==> flow/design.v <==
module lcd_64bit (input logic clk, reset,
            input logic [63:0] a, b,
            output logic LCD_RS, LCD_E,
            output logic [7:0] LCD_D);
logic [5-1:0] waitfor;  
logic [(1<<5)-1:0] delay;  
logic [5:0] idx;  
enum logic [2:0] { getidx, setup, enable, hold } wstate;
always_ff @(posedge clk)
   if (reset) begin
      idx <= 0;
      LCD_E <= 0;
      delay <= 0;
      wstate <= getidx;
   end else
      unique case (wstate)
         getidx: begin
                    wstate <= setup;
                    delay <= 1<<waitfor;  
                 end
         setup:  if(delay>0) delay <= delay-1;
                 else begin
                    LCD_E <= 1;
                    wstate <= enable;
                    delay <= 500/20;
                 end
         enable: if(delay>0) delay <= delay-1;
                 else begin
                    LCD_E <= 0;
                    wstate <= hold;
                    delay <= 500/20;
                 end
         hold:   if(delay>0) delay <= delay-1;
                 else begin
                    if(idx<idx_max) idx <= idx + 1;
                    else idx <= idx_loop;
                    wstate <= getidx;
                 end
      endcase
function [8:0] hex2char;
	input [3:0] h;
	hex2char = (h>9 ? 9'h137 : 9'h130) + h;	
endfunction
always_comb case (idx)   
       0: { waitfor, LCD_RS, LCD_D } <= { 5'($clog2( 150*50000 )), 9'h030 };  
       1: { waitfor, LCD_RS, LCD_D } <= { 5'($clog2( 5*50000 )), 9'h030 };  
       2: { waitfor, LCD_RS, LCD_D } <= { 5'($clog2( 120*50 )), 9'h030 };  
       3: { waitfor, LCD_RS, LCD_D } <= { 5'($clog2( 120*50 )), 9'h038 };  
       4: { waitfor, LCD_RS, LCD_D } <= { 5'($clog2( 55*50 )), 9'h008 };  
       5: { waitfor, LCD_RS, LCD_D } <= { 5'($clog2( 55*50 )), 9'h001 };  
       6: { waitfor, LCD_RS, LCD_D } <= { 5'($clog2( 3*50000 )), 9'h006 };  
       7: { waitfor, LCD_RS, LCD_D } <= { 5'($clog2( 55*50 )), 9'h00C };  
       8: { waitfor, LCD_RS, LCD_D } <= { 5'($clog2( 55*50 )), 9'h080 };  
       9: { waitfor, LCD_RS, LCD_D } <= { 5'($clog2( 55*50 )), hex2char(a[63:60]) };
      10: { waitfor, LCD_RS, LCD_D } <= { 5'($clog2( 55*50 )), hex2char(a[59:56]) };
      11: { waitfor, LCD_RS, LCD_D } <= { 5'($clog2( 55*50 )), hex2char(a[55:52]) };
      12: { waitfor, LCD_RS, LCD_D } <= { 5'($clog2( 55*50 )), hex2char(a[51:48]) };
      13: { waitfor, LCD_RS, LCD_D } <= { 5'($clog2( 55*50 )), hex2char(a[47:44]) };
      14: { waitfor, LCD_RS, LCD_D } <= { 5'($clog2( 55*50 )), hex2char(a[43:40]) };
      15: { waitfor, LCD_RS, LCD_D } <= { 5'($clog2( 55*50 )), hex2char(a[39:36]) };
      16: { waitfor, LCD_RS, LCD_D } <= { 5'($clog2( 55*50 )), hex2char(a[35:32]) };
      17: { waitfor, LCD_RS, LCD_D } <= { 5'($clog2( 55*50 )), hex2char(a[31:28]) }; 
      18: { waitfor, LCD_RS, LCD_D } <= { 5'($clog2( 55*50 )), hex2char(a[27:24]) }; 
      19: { waitfor, LCD_RS, LCD_D } <= { 5'($clog2( 55*50 )), hex2char(a[23:20]) }; 
      20: { waitfor, LCD_RS, LCD_D } <= { 5'($clog2( 55*50 )), hex2char(a[19:16]) }; 
      21: { waitfor, LCD_RS, LCD_D } <= { 5'($clog2( 55*50 )), hex2char(a[15:12]) }; 
      22: { waitfor, LCD_RS, LCD_D } <= { 5'($clog2( 55*50 )), hex2char(a[11: 8]) }; 
      23: { waitfor, LCD_RS, LCD_D } <= { 5'($clog2( 55*50 )), hex2char(a[ 7: 4]) };
      24: { waitfor, LCD_RS, LCD_D } <= { 5'($clog2( 55*50 )), hex2char(a[ 3: 0]) };
      25: { waitfor, LCD_RS, LCD_D } <= { 5'($clog2( 55*50 )), 9'h0C0 };  
      26: { waitfor, LCD_RS, LCD_D } <= { 5'($clog2( 55*50 )), hex2char(b[63:60]) };
      27: { waitfor, LCD_RS, LCD_D } <= { 5'($clog2( 55*50 )), hex2char(b[59:56]) };
      28: { waitfor, LCD_RS, LCD_D } <= { 5'($clog2( 55*50 )), hex2char(b[55:52]) };
      29: { waitfor, LCD_RS, LCD_D } <= { 5'($clog2( 55*50 )), hex2char(b[51:48]) };
      30: { waitfor, LCD_RS, LCD_D } <= { 5'($clog2( 55*50 )), hex2char(b[47:44]) };
      31: { waitfor, LCD_RS, LCD_D } <= { 5'($clog2( 55*50 )), hex2char(b[43:40]) };
      32: { waitfor, LCD_RS, LCD_D } <= { 5'($clog2( 55*50 )), hex2char(b[39:36]) };
      33: { waitfor, LCD_RS, LCD_D } <= { 5'($clog2( 55*50 )), hex2char(b[35:32]) };
      34: { waitfor, LCD_RS, LCD_D } <= { 5'($clog2( 55*50 )), hex2char(b[31:28]) };
      35: { waitfor, LCD_RS, LCD_D } <= { 5'($clog2( 55*50 )), hex2char(b[27:24]) };
      36: { waitfor, LCD_RS, LCD_D } <= { 5'($clog2( 55*50 )), hex2char(b[23:20]) };
      37: { waitfor, LCD_RS, LCD_D } <= { 5'($clog2( 55*50 )), hex2char(b[19:16]) };
      38: { waitfor, LCD_RS, LCD_D } <= { 5'($clog2( 55*50 )), hex2char(b[15:12]) };
      39: { waitfor, LCD_RS, LCD_D } <= { 5'($clog2( 55*50 )), hex2char(b[11: 8]) };
      40: { waitfor, LCD_RS, LCD_D } <= { 5'($clog2( 55*50 )), hex2char(b[ 7: 4]) };
      41: { waitfor, LCD_RS, LCD_D } <= { 5'($clog2( 55*50 )), hex2char(b[ 3: 0]) };
 default: { waitfor, LCD_RS, LCD_D } <= { 5'($clog2( 55*50 )), 9'h120 };  
endcase
parameter idx_loop=8;
parameter idx_max=41;
endmodule
======== Reports on lcd_64bit ========
The steps from the RTL of lcd_64bit to its reports follow in flow order.
Lines are those of the file above, counted from 1.
Operators carry their Yosys type and port widths (W data, S select, Z words).
Library cell names are shortened.
A cell with n/a has no value.
set-up
  top ..................................... lcd_64bit
  clock input ............................. clk
  standard-cell library ................... sky130hd
  timing corner ........................... tt_025C_1v80

======== Elaborated design ========
Counts by Yosys on the flattened word-level netlist (proc, flatten, opt, wreduce; memories kept). Register bits leave out memories and registers merged into their read ports (data or address). Print and check cells are left out.
cells by class
  add/subtract/negate cells ............... 34
  bitwise operators ....................... 1
  equal/unequal tests ..................... 48
  reduce/logical cells .................... 9
  muxes and demuxes ....................... 44
  magnitude comparators ................... 34
  shifts and indexed selects .............. 1
operators by type and width
  kind                     count
  $pmux W14 S42            1
  $add A9 B4 Y9            32
  $gt A4 B4 Y1 const B     32
  $mux W3                  35
  $eq A6 B5 Y1 const B     16
  $pmux W32 S3             1
  $mux W32                 2
  $eq A6 B6 Y1 const B     10
  $eq A6 B4 Y1 const B     8
  $shl A2 B5 Y32 const A   1
  $sub A32 B1 Y32 const B  1
  $gt A32 B1 Y1 const B    1
  $eq A6 B3 Y1 const B     4
  $eq A6 B2 Y1 const B     2
  $pmux W3 S4              1
  $ne A2 B2 Y1 const B     4
  $eq A3 B2 Y1 const B     2
  $add A6 B1 Y6 const B    1
  $eq A6 B1 Y1 const B     1
  $lt A6 B6 Y1 const B     1
  $logic_not A6 Y1         1
  $mux W6                  1
  $reduce_and A2 Y1        2
  $reduce_and A4 Y1        1
  $reduce_bool A4 Y1       1
  $eq A3 B1 Y1 const B     1
  $logic_not A3 Y1         1
  $reduce_and A3 Y1        1
Not listed: further kinds 5, cells in them 6.
bit counts
  elaborated cells ........................ 175
  flip-flop bits (word level) ............. 42

======== Longest topological paths ========
Longest topological path by Yosys (ltp), each cell counted once; first at word level (registers and memories cut), then after technology mapping (sequential cells cut; the memories' decode and read muxes count).
depth
  word-level depth ........................ 6
  ABC_AREA ................................ 0
  depth in mapped cells ................... 11
  mapped depth without buffers ............ 11

======== Netlist ========
Yosys stat after the flow's synthesis: flattened, memories mapped to cells. It holds for the ABC_AREA given above (unset counts as 0); a run with the other value may have another netlist.
cells by type
  cell     count  total area (um2)
  ha_1     71     888.352
  dfxtp_1  43     860.826
  fa_1     22     440.422
  o21ai_0  84     420.403
  nor2b_1  63     394.128
  a21oi_1  76     380.365
  inv_1    95     356.592
  nand2_1  87     326.563
  nor2_1   82     307.795
  nand3_1  47     235.226
  o22ai_1  37     231.472
  a21o_1   28     210.202
  xor2_1   23     201.443
  xnor2_1  21     183.926
  a22oi_1  24     180.173
  mux2i_1  15     150.144
  a32oi_1  17     148.893
  nor4_1   22     137.632
Other cell types: 55; their cells: 286.
synthesis totals
  flip-flop cells ......................... 43
  cell count .............................. 1,143
  cell area after synthesis ............... 8,071.5 um2
  area of sequential cells ................ 860.8 um2

======== Worst setup path after synthesis ========
Path of least setup slack by OpenSTA after synthesis, without wires, with an ideal clock, recovery checks aside; 20% of the period is set as input and as output delay. Where synthesis merged equal registers, the netlist keeps one of their names.
timing after synthesis
  path type ............................... input-to-output
  start ................................... input port b[45]
  end ..................................... output port LCD_D[2]
  period .................................. 3.87 ns
  arrival time ............................ 3.168 ns
  buffers on the path ..................... 0
  stages .................................. 10
  path delay .............................. 2.394 ns
  slack ................................... -0.072 ns
  synthesis period reached ................ 3.942 ns
"path delay" = arrival - input delay + setup time.
At an output port there is no setup time.
"stages": output pins that drive a net of the path, with the launching flip-flop's if there is one; two outputs of one cell count as two.
"synthesis period reached" = period - worst setup slack (recovery checks aside). The figure is calculated, with input and output delays left at 20% of the set period.
Between the ends stands the longest chain of elaborated cells between them, by number of cells; it is not shown to be the way that was timed. Of several equally long chains one is given.
A line is the first line of the expression or statement that the cell stems from. Yosys adds cells for indexed reads and writes and turns some case tables into memories.
between the ends, after synthesis
  cell sequence ........................... o21ai_0 -> inv_1 -> ha_1 -> inv_1 -> fa_1 -> xor2_1 -> xnor2_1 -> o22ai_1 -> or4_1 -> or4_1
  cells in the longest elaborated chain ... 4
  elaborated cells between the ends (all ways) .. 4
  RTL lines with such cells ............... 2
  classes of those cells .................. 1 x add/sub; 1 x compare; 2 x mux
ends and longest elaborated chain, after synthesis
  what             line  RTL
  start, declared  2     input logic [63:0] a, b,
  $gt A4 B4 Y1     42    hex2char = (h>9 ? 9'h137 : 9'h130) + h;
  $mux W3          42
  $add A9 B4 Y9    42
  $pmux W14 S42    44    always_comb case (idx)
  end, declared    4     output logic [7:0] LCD_D);

Memo
Re: implementation data of lcd_64bit

lcd_64bit: 2 stored runs of the Yosys and OpenROAD flow on sky130hd. The settings differ; the order carries no meaning. The constraints put input and output delay at 20% of the set period each and load the outputs with 0.01 pF.

---- entry A ----
settings
  period_ns = 2.98
  CORE_UTILIZATION = 58
  PLACE_DENSITY = 0.57
  CORE_MARGIN = 8
  CELL_PAD_IN_SITES_GLOBAL_PLACEMENT = 3
  ABC_AREA = 0
  CTS_CLUSTER_DIAMETER = 263
  SLEW_MARGIN = 35
  MAX_ROUTING_LAYER = met5
  CAP_MARGIN = 20
results
  no final report: placement broke off with GPL-0301

---- entry B ----
settings
  period_ns = 5.54
  CORE_UTILIZATION = 46
  SETUP_SLACK_MARGIN = 1.03
  PLACE_DENSITY_LB_ADDON = 0.01
  CELL_PAD_IN_SITES_GLOBAL_PLACEMENT = 3
  TNS_END_PERCENT = 75
  CTS_CLUSTER_SIZE = 83
  CAP_MARGIN = 10
  MAX_ROUTING_LAYER = met5
  CORE_MARGIN = 2
  SLEW_MARGIN = 20
results
  no final report: placement broke off with FLW-0024
